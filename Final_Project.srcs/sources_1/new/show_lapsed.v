==> flow/design.v <==
`timescale 1ns / 1ps
module draw_num(
    input CLK,
    input [7:0] refx, refy,
    input [7:0] x, y,
    input [3:0] num,
    output reg [15:0] watch_oled_data
    );
    localparam BLACK      = {16{1'b0}};
    localparam WHITE      = {16{1'b1}};
    always @ (posedge CLK)
    begin
        if (x >= refx - 1 && x < refx + 11 && y >= refy && y < refy + 20) 
        begin
            if (num == 0) 
            begin
                if ((y == refy + 2 || y == refy + 17) && x >= refx + 1 && x < refx + 9) 
                begin
                    watch_oled_data = WHITE;
                end
                else if (y > refy + 2 && y < refy + 17 && (x == refx + 1 || x == refx + 8))
                begin
                    watch_oled_data = WHITE;
                end
                else 
                begin
                    watch_oled_data = BLACK;
                end
            end
            else if (num == 1) 
            begin
                if (y >= refy + 2 && y <= refy + 17 && x == refx + 8)
                begin
                    watch_oled_data = WHITE;
                end
                else 
                begin
                    watch_oled_data = BLACK;
                end
            end
            else if (num == 2) 
            begin
                if ((y == refy + 2 || y == refy + 17 || y == refy + 9) && x >= refx + 1 && x < refx + 9)
                begin
                    watch_oled_data = WHITE;
                end
                else if ((y > refy + 9 && y < refy + 17 && x == refx + 1) || (y > refy + 2 && y < refy + 9 && x == refx + 8))
                begin
                    watch_oled_data = WHITE;
                end
                else 
                begin
                    watch_oled_data = BLACK;
                end
            end
            else if (num == 3) 
            begin
                if (y >= refy + 2 && y <= refy + 17 && x == refx + 8)
                begin
                    watch_oled_data = WHITE;
                end
                else if ((y == refy + 2 || y == refy + 17 || y == refy + 9) && x >= refx + 1 && x < refx + 8)
                begin
                    watch_oled_data = WHITE;
                end
                else begin
                    watch_oled_data = BLACK;
                end
            end
            else if (num == 4) 
            begin
                if (y >= refy + 2 && y <= refy + 17 && x == refx + 8)
                begin
                    watch_oled_data = WHITE;
                end
                else if (y == refy + 9 && x >= refx + 1 && x < refx + 8) 
                begin
                    watch_oled_data = WHITE;
                end
                else if (x == refx + 1 && y >= refy + 2 && y < refy + 9)
                begin
                    watch_oled_data = WHITE;
                end
                else begin
                    watch_oled_data = BLACK;
                end
            end
            else if (num == 5) 
            begin
                if ((y == refy + 2 || y == refy + 17 || y == refy + 9) && x >= refx + 1 && x < refx + 9)
                begin
                    watch_oled_data = WHITE;
                end
                else if ((y > refy + 2 && y < refy + 9 && x == refx + 1) || (y > refy + 9 && y < refy + 17 && x == refx + 8))
                begin
                    watch_oled_data = WHITE;
                end
                else begin
                    watch_oled_data = BLACK;
                end
            end
            else if (num == 6) 
            begin
                if (y >= refy + 2 && y <= refy + 17 && x == refx + 1)
                begin
                    watch_oled_data = WHITE;
                end
                else if ((y == refy + 2 || y == refy + 17 || y == refy + 9) && x >= refx + 2 && x < refx + 9)
                begin
                    watch_oled_data = WHITE;
                end
                else if (x == refx + 8 && y > refy + 9 && y < refy + 17)
                begin
                    watch_oled_data = WHITE;
                end
                else begin
                    watch_oled_data = BLACK;
                end
            end
            else if (num == 7) 
            begin
                if (y >= refy + 2 && y <= refy + 17 && x == refx + 8)
                begin
                    watch_oled_data = WHITE;
                end
                else if (y == refy + 2 && x < refx + 8) 
                begin
                    watch_oled_data = WHITE;
                end
                else begin
                    watch_oled_data = BLACK;
                end
            end
            else if (num == 8) 
            begin
                if (y >= refy + 2 && y <= refy + 17 && (x == refx + 8 || x == refx + 1))
                begin
                    watch_oled_data = WHITE;
                end
                else if ((y == refy + 2 || y == refy + 17 || y == refy + 9) && x > refx + 1 && x < refx + 8)
                begin
                    watch_oled_data = WHITE;
                end
                else begin
                    watch_oled_data = BLACK;
                end
            end
            else if (num == 9)
            begin
                if (y >= refy + 2 && y <= refy + 17 && x == refx + 8)
                begin
                    watch_oled_data = WHITE;
                end
                else if ((y == refy + 2 || y == refy + 17 || y == refy + 9) && x >= refx + 1 && x < refx + 8)
                begin
                    watch_oled_data = WHITE;
                end
                else if (x == refx + 1 && y > refy + 2 && y < refy + 9) 
                begin
                    watch_oled_data = WHITE;
                end
                else begin
                    watch_oled_data = BLACK;
                end
            end
        end
    end
endmodule
`timescale 1ns / 1ps
module xy_to_px(
    input [7:0] x,
    input [7:0] y,
    output [12:0] px
    );
    localparam OLED_W = 96;
    localparam OLED_H = 64;
    assign px = (y * OLED_W) + x;
endmodule
module px_to_xy(
    input [12:0] px,
    output [7:0] x,
    output [7:0] y
    );
    localparam OLED_W = 96;
    localparam OLED_H = 64;
    assign x = px % OLED_W;
    assign y = px / OLED_W;
endmodule
module draw_filled_box(
    input [12:0] pixel,
    input [7:0] x1,
    input [7:0] y1,
    input [7:0] x2,
    input [7:0] y2,
    output active
    );
    wire [7:0] px, py;
    px_to_xy calc(pixel, px, py);
    assign active = (py >= y1) && (py <= y2) && (px >= x1) && (px <= x2); 
endmodule
module draw_box(
    input [12:0] pixel,
    input [7:0] x1,
    input [7:0] y1,
    input [7:0] x2,
    input [7:0] y2,
    input [7:0] th,  
    output active
    );
    wire [7:0] px, py;
    px_to_xy calc(pixel, px, py);
    wire h1 = (py - y1 < th) && (px >= x1 && px <= x2);
    wire h2 = (y2 - py < th) && (px >= x1 && px <= x2);
    wire v1 = (px - x1 < th) && (py >= y1 && py <= y2);
    wire v2 = (x2 - px < th) && (py >= y1 && py <= y2);
    assign active = h1 | h2 | v1 | v2;
endmodule
`timescale 1ns / 1ps
module show_lapsed(
    input CLK,
    input [19:0] lapsed1, lapsed2, lapsed3,
    input [12:0] pixel,
    output reg [15:0] watch_oled_data
    );
    wire [15:0] d1,d2,d3,d4,d5,d6,d7,d8,d9,d10,d11,d12,d13,d14,d15;
    wire [7:0] x, y;
    px_to_xy calc(pixel, x, y);
    draw_num unit1(CLK, 16, 2, x, y, lapsed1[19:16], d1);
    draw_num unit2(CLK, 28, 2, x, y, lapsed1[15:12], d2);
    draw_num unit3(CLK, 40, 2, x, y, lapsed1[11:8], d3);
    draw_num unit4(CLK, 54, 2, x, y, lapsed1[7:4], d4);
    draw_num unit5(CLK, 66, 2, x, y, lapsed1[3:0], d5);
    draw_num unit6(CLK, 16, 22, x, y, lapsed2[19:16], d6);
    draw_num unit7(CLK, 28, 22, x, y, lapsed2[15:12], d7);
    draw_num unit8(CLK, 40, 22, x, y, lapsed2[11:8], d8);
    draw_num unit9(CLK, 54, 22, x, y, lapsed2[7:4], d9);
    draw_num unit10(CLK, 66, 22, x, y, lapsed2[3:0], d10);
    draw_num unit11(CLK, 16, 42, x, y, lapsed3[19:16], d11);
    draw_num unit12(CLK, 28, 42, x, y, lapsed3[15:12], d12);
    draw_num unit13(CLK, 40, 42, x, y, lapsed3[11:8], d13);
    draw_num unit14(CLK, 54, 42, x, y, lapsed3[7:4], d14);
    draw_num unit15(CLK, 66, 42, x, y, lapsed3[3:0], d15);
    always @ (posedge CLK) 
    begin
        if (x >= 15 && x < 27 && y >= 2 && y < 62) begin
            if (y >= 2 && y < 22) begin
                watch_oled_data = d1;
            end
            else if (y >= 22 && y < 42) begin
                watch_oled_data = d6;
            end
            else if (y >= 42 && y < 62) begin
                watch_oled_data = d11;
            end
        end
        else if (x >= 27 && x < 39 && y >= 2 && y < 62) begin
            if (y >= 2 && y < 22) begin
                watch_oled_data = d2;
            end
            else if (y >= 22 && y < 42) begin
                watch_oled_data = d7;
            end
            else if (y >= 42 && y < 62) begin
                watch_oled_data = d12;
            end
        end
        else if (x >= 39 && x < 51 && y >= 2 && y < 62) begin
            if (y >= 2 && y < 22) begin
                watch_oled_data = d3;
            end
            else if (y >= 22 && y < 42) begin
                watch_oled_data = d8;
            end
            else if (y >= 42 && y < 62) begin
                watch_oled_data = d13;
            end
        end
        else if (x >= 53 && x < 65 && y >= 2 && y < 62) begin
            if (y >= 2 && y < 22) begin
                watch_oled_data = d4;
            end
            else if (y >= 22 && y < 42) begin
                watch_oled_data = d9;
            end
            else if (y >= 42 && y < 62) begin
                watch_oled_data = d14;
            end
        end
        else if (x >= 65 && x < 77 && y >= 2 && y < 62) begin
            if (y >= 2 && y < 22) begin
                watch_oled_data = d5;
            end
            else if (y >= 22 && y < 42) begin
                watch_oled_data = d10;
            end
            else if (y >= 42 && y < 62) begin
                watch_oled_data = d15;
            end
        end
        else if ((x == 51 || x == 52) && (y == 20 || y == 21 || y == 40 || y == 41 || y == 60 || y == 61)) begin
            watch_oled_data = 16'b1111111111111111;
        end
        else begin
            watch_oled_data = 16'b0000000000000000;
        end
    end
endmodule
# Reports on show_lapsed
# The steps from the RTL of show_lapsed to its reports follow in flow order.
# Lines are those of the file above, counted from 1.
# Operators carry their Yosys type and port widths (W data, S select, Z words).
# A cell with - has no value.
# design
design,show_lapsed
clk_port,CLK
lib,sky130hd
lib_corner,tt_025C_1v80

# Word-level counts
# Yosys after proc, flatten, opt, wreduce and memory -nomap, before mapping. Memory bits, and registers merged into a memory's read port (data or address), are not among the register bits. Print and check cells are not counted.
# op_classes
n_shift,0
reduce_logical,544
eq_ne,167
addsub,0
n_div,2
multipliers,0
n_cmp,62
muxes,501
bitwise,0
# op_table
operator,n
$mux W16,501
$logic_and A1 B1 Y1,451
$eq A4 B3 Y1 const B,60
$div A13 B7 Y32 const B,1
$mod A13 B7 Y32 const B,1
$reduce_bool A10 Y1,15
$eq A4 B2 Y1 const B,30
$eq A4 B4 Y1 const B,30
$eq A8 B6 Y1 const B,15
$lt A8 B6 Y1 const B,13
$ge A8 B6 Y1 const B,9
$ge A8 B5 Y1 const B,8
$eq A8 B5 Y1 const B,8
$eq A4 B1 Y1 const B,15
$logic_not A4 Y1,15
$lt A8 B5 Y1 const B,6
$logic_or A1 B1 Y1,47
$gt A8 B5 Y1 const B,4
$gt A8 B6 Y1 const B,4
$lt A8 B7 Y1 const B,4
$reduce_and A2 Y1,15
$ge A8 B7 Y1 const B,3
$ne A4 B1 Y1 const B,5
$ge A8 B2 Y1 const B,2
$le A8 B6 Y1 const B,2
$eq A8 B7 Y1 const B,2
$ge A8 B3 Y1 const B,1
$gt A8 B3 Y1 const B,1
# Other operator kinds: 8; their cells: 8.
# word_totals
latchBits,0
clocked_rd_ports_x_width,0
mem_bits_rw,0
mem_count,0
regBits,256
rom_bits,0
input_bits,74

# Logic depth
# Yosys ltp: most cells in a row. Word level: on the elaborated netlist, between registers, memories and ports. Mapped: between sequential cells and ports; inverters and the memories' decode and read muxes count.
# depth
ltp_word,18
abc_area,0
mapped_depth,20
mapped_depth_nobuf,14

# After synthesis
# The flow's flattened synthesis, as Yosys stat reports it; memories are mapped. The netlist is that of the ABC_AREA named above (0 if unset); the other value can give another one.
# mapped
cell_count,1082
sequential_area_um2,480.5
flip_flops,16
buffers,88
yosys_area_um2,6989.2
# types
cell_type,n
sky130_fd_sc_hd__nand2_1,133
sky130_fd_sc_hd__edfxtp_1,16
sky130_fd_sc_hd__o21ai_0,88
sky130_fd_sc_hd__nor2_1,114
sky130_fd_sc_hd__a21oi_1,62
sky130_fd_sc_hd__nor3_1,38
sky130_fd_sc_hd__nand3_1,37
sky130_fd_sc_hd__clkbuf_1,47
sky130_fd_sc_hd__nand2b_1,26
sky130_fd_sc_hd__a221oi_1,18
sky130_fd_sc_hd__nor2b_1,25
sky130_fd_sc_hd__o211ai_1,20
sky130_fd_sc_hd__a31oi_1,21
sky130_fd_sc_hd__a211oi_1,16
sky130_fd_sc_hd__a22oi_1,16
sky130_fd_sc_hd__buf_4,15
sky130_fd_sc_hd__nand3b_1,14
sky130_fd_sc_hd__buf_2,20
# Other cell types: 94; their cells: 356.
# The figures by module come from a second, unflattened synthesis with its own total; it is not the netlist above.
# unflattened
hier_cells,7036
area_unflattened_um2,52584.2
# Rows give one instance, submodules left out.
# modules
module,area_um2,n_inst,cells
draw_num,3250.6,15,431
show_lapsed,2995.4,1,445
px_to_xy,829.5,1,126

# Timing after synthesis
# Path of least setup slack by OpenSTA after synthesis, without wires, with an ideal clock, recovery checks aside; 20% of the period is set as input and as output delay. Where synthesis merged equal registers, the netlist keeps one of their names.
# synth_path
kind,input to register
start,in pixel[11]
end,reg unit5.watch_oled_data[14]
slack_ns,4.323
launch_ns,2.140
driving_pins,16
t_arrival_ns,6.118
input_delay_ns,2.140
delay_ns,4.237
setup_time_ns,0.259
clock_period_ns,10.7
path_buffers,3
required_ns,10.441
period_less_setup_slack_ns,6.377
# "delay_ns" is the arrival time less input delay plus setup time.
# "driving_pins" counts driving pins, that of a launching flip-flop among them; a cell with two outputs on the path counts twice.
# "period_less_setup_slack_ns" = period - worst setup slack (recovery checks aside). The figure is calculated, with input and output delays left at 20% of the set period.
# Between the ends stands the longest chain of elaborated cells between them, by number of cells; it is not shown to be the way that was timed. Of several equally long chains one is given.
# Each line given opens the expression or statement behind the cell; cells for indexed reads and writes are added by Yosys, which also makes memories of some case tables.
# At most two assigning lines are given for a register; there are more.
# Ways into the end's enable are left out, as the timed path ends at the data pin.
# synth_between
path_cell_list,sky130_fd_sc_hd__buf_6 > sky130_fd_sc_hd__clkbuf_1 > sky130_fd_sc_hd__clkbuf_1 > sky130_fd_sc_hd__ha_1 > sky130_fd_sc_hd__nand2b_1 > sky130_fd_sc_hd__and3_1 > sky130_fd_sc_hd__nor3_1 > sky130_fd_sc_hd__mux2_2 > sky130_fd_sc_hd__a311o_1 > sky130_fd_sc_hd__o221a_1 > sky130_fd_sc_hd__nor3_4 > sky130_fd_sc_hd__a211oi_2 > sky130_fd_sc_hd__a222oi_1 > sky130_fd_sc_hd__nand4_1 > sky130_fd_sc_hd__a22o_1 > sky130_fd_sc_hd__a211o_1
elab_chain_cells,18
cone_cells,85
# synth_lines
item,line_no,text
start: declaration,222,"input [12:0] pixel,"
$div A13 B7 Y32,187,assign y = px / OLED_W;
$eq A8 B3 Y1,154,else if ((y == refy + 2 || y == refy + 17 || y == refy + 9) && x >= refx + 1 && x < refx + 8)
$logic_or A1 B1 Y1 x2,154,
$logic_and A1 B1 Y1 x2,154,
$mux W16,154,
$mux W16,150,if (y >= refy + 2 && y <= refy + 17 && x == refx + 8)
$mux W16,148,else if (num == 9)
[... 2 more ...],-,
$mux W16,102,else if (num == 6)
$mux W16,88,else if (num == 5)
$mux W16,70,else if (num == 4)
$mux W16,56,else if (num == 3)
$mux W16,41,else if (num == 2)
$mux W16,30,else if (num == 1)
$mux W16,15,if (num == 0)
end: assignment,19,watch_oled_data = WHITE;
end: assignment,23,watch_oled_data = WHITE;
end: declaration,7,output reg [15:0] watch_oled_data

# Timing after layout
# Path of least setup slack in the final report of run 1 (OpenROAD, finished layout, wires in). Where an end is a register, its clock arrival counts in the times.
# layout_path
kind,input to register
start,in pixel[12]
end,reg unit5.watch_oled_data[14]
setup_time_ns,0.24
required_ns,5.26
path_buffers,2
driving_pins,15
t_arrival_ns,5.12
input_delay_ns,1.05
clock_period_ns,5.23
slack_ns,0.14
launch_ns,1.05
# Between the ends stands the longest chain of elaborated cells between them, by number of cells; it is not shown to be the way that was timed. Of several equally long chains one is given.
# At most two assigning lines are given for a register; there are more.
# Ways into the end's enable are left out, as the timed path ends at the data pin.
# layout_between
path_cell_list,sky130_fd_sc_hd__dlygate4sd2_1 > sky130_fd_sc_hd__ha_4 > sky130_fd_sc_hd__nand2b_1 > sky130_fd_sc_hd__and3_1 > sky130_fd_sc_hd__nor3_2 > sky130_fd_sc_hd__mux2_2 > sky130_fd_sc_hd__a311o_1 > sky130_fd_sc_hd__buf_4 > sky130_fd_sc_hd__o221a_1 > sky130_fd_sc_hd__nor3_4 > sky130_fd_sc_hd__a211oi_4 > sky130_fd_sc_hd__a222oi_1 > sky130_fd_sc_hd__nand4_1 > sky130_fd_sc_hd__a22o_1 > sky130_fd_sc_hd__a211o_1
elab_chain_cells,18
cone_cells,85
# layout_lines
item,line_no,text
start: declaration,222,"input [12:0] pixel,"
$div A13 B7 Y32,187,assign y = px / OLED_W;
$eq A8 B3 Y1,154,else if ((y == refy + 2 || y == refy + 17 || y == refy + 9) && x >= refx + 1 && x < refx + 8)
$logic_or A1 B1 Y1 x2,154,
$logic_and A1 B1 Y1 x2,154,
$mux W16,154,
$mux W16,150,if (y >= refy + 2 && y <= refy + 17 && x == refx + 8)
$mux W16,148,else if (num == 9)
[... 2 more ...],-,
$mux W16,102,else if (num == 6)
$mux W16,88,else if (num == 5)
$mux W16,70,else if (num == 4)
$mux W16,56,else if (num == 3)
$mux W16,41,else if (num == 2)
$mux W16,30,else if (num == 1)
$mux W16,15,if (num == 0)
end: assignment,19,watch_oled_data = WHITE;
end: assignment,23,watch_oled_data = WHITE;
end: declaration,7,output reg [15:0] watch_oled_data

Module show_lapsed, platform sky130hd: 2 stored runs of the flow (Yosys, OpenROAD) with differing settings, in no particular order. Input and output delays are each 20% of the period that was set; the output load is 0.01 pF.
"worstPathTime_ns" is the time allowed to the run's worst setup path (the clock period less input and output delay, where it has them) less its slack. Clock arrival times count: a late capture clock shortens it, a late launch clock lengthens it.

Run 1, flow files:
==> flow/run.sh <==
#!/bin/bash
# the make line also repeats the synthesis and layout settings of config.mk as NAME=value (left out here)
make -C /OpenROAD-flow-scripts/flow DESIGN_CONFIG=/design/flow/config.mk WORK_HOME=/design/flow/orfs CLKGATE_MAP_FILE= finish
==> flow/config.mk <==
export PLATFORM = sky130hd
export DESIGN_NAME = show_lapsed
export DESIGN_NICKNAME = show_lapsed
export VERILOG_FILES = /design/flow/design.v
export SDC_FILE = /design/flow/constraint.sdc
export NUM_CORES = 4
export LEC_CHECK = 0
export CAP_MARGIN = 20
export CORE_MARGIN = 2
export CORE_UTILIZATION = 40
export SLEW_MARGIN = 20
==> flow/constraint.sdc <==
create_clock -name core_clock -period 5.23 [get_ports {CLK}]
set_input_delay 1.0460 -clock core_clock [delete_from_list [all_inputs] [get_ports {CLK}]]
set_output_delay 1.0460 -clock core_clock [all_outputs]
set_load 0.01 [all_outputs]

==> results of run 1, as CSV <==
result,value
worstPathTime_ns,4.04
worst_setup_path_type,"input to register"
setup_worst_slack_ns,0.142
synth_area_um2,6989.2
finalCellArea_um2,9878.2
hold_worst_slack_ns,0.907
final_setup_tns_ns,0.000
total_die_area_um2,18546.4
util_frac,0.575

Run 2, flow files:
==> flow/run.sh <==
#!/bin/bash
# the make line also repeats the synthesis and layout settings of config.mk as NAME=value (left out here)
make -C /OpenROAD-flow-scripts/flow DESIGN_CONFIG=/design/flow/config.mk WORK_HOME=/design/flow/orfs CLKGATE_MAP_FILE= finish
==> flow/config.mk <==
export PLATFORM = sky130hd
export DESIGN_NAME = show_lapsed
export DESIGN_NICKNAME = show_lapsed
export VERILOG_FILES = /design/flow/design.v
export SDC_FILE = /design/flow/constraint.sdc
export NUM_CORES = 4
export LEC_CHECK = 0
export ABC_AREA = 1
export CAP_MARGIN = 20
export CELL_PAD_IN_SITES_DETAIL_PLACEMENT = 2
export CELL_PAD_IN_SITES_GLOBAL_PLACEMENT = 1
export CORE_MARGIN = 2
export CORE_UTILIZATION = 67
export CTS_CLUSTER_DIAMETER = 26
export GPL_TIMING_DRIVEN = 0
export PLACE_DENSITY_LB_ADDON = 0.04
export SLEW_MARGIN = 5
export TNS_END_PERCENT = 50
==> flow/constraint.sdc <==
create_clock -name core_clock -period 3.84 [get_ports {CLK}]
set_input_delay 0.7680 -clock core_clock [delete_from_list [all_inputs] [get_ports {CLK}]]
set_output_delay 0.7680 -clock core_clock [all_outputs]
set_load 0.01 [all_outputs]

Run 2: no final report: placement broke off with FLW-0024
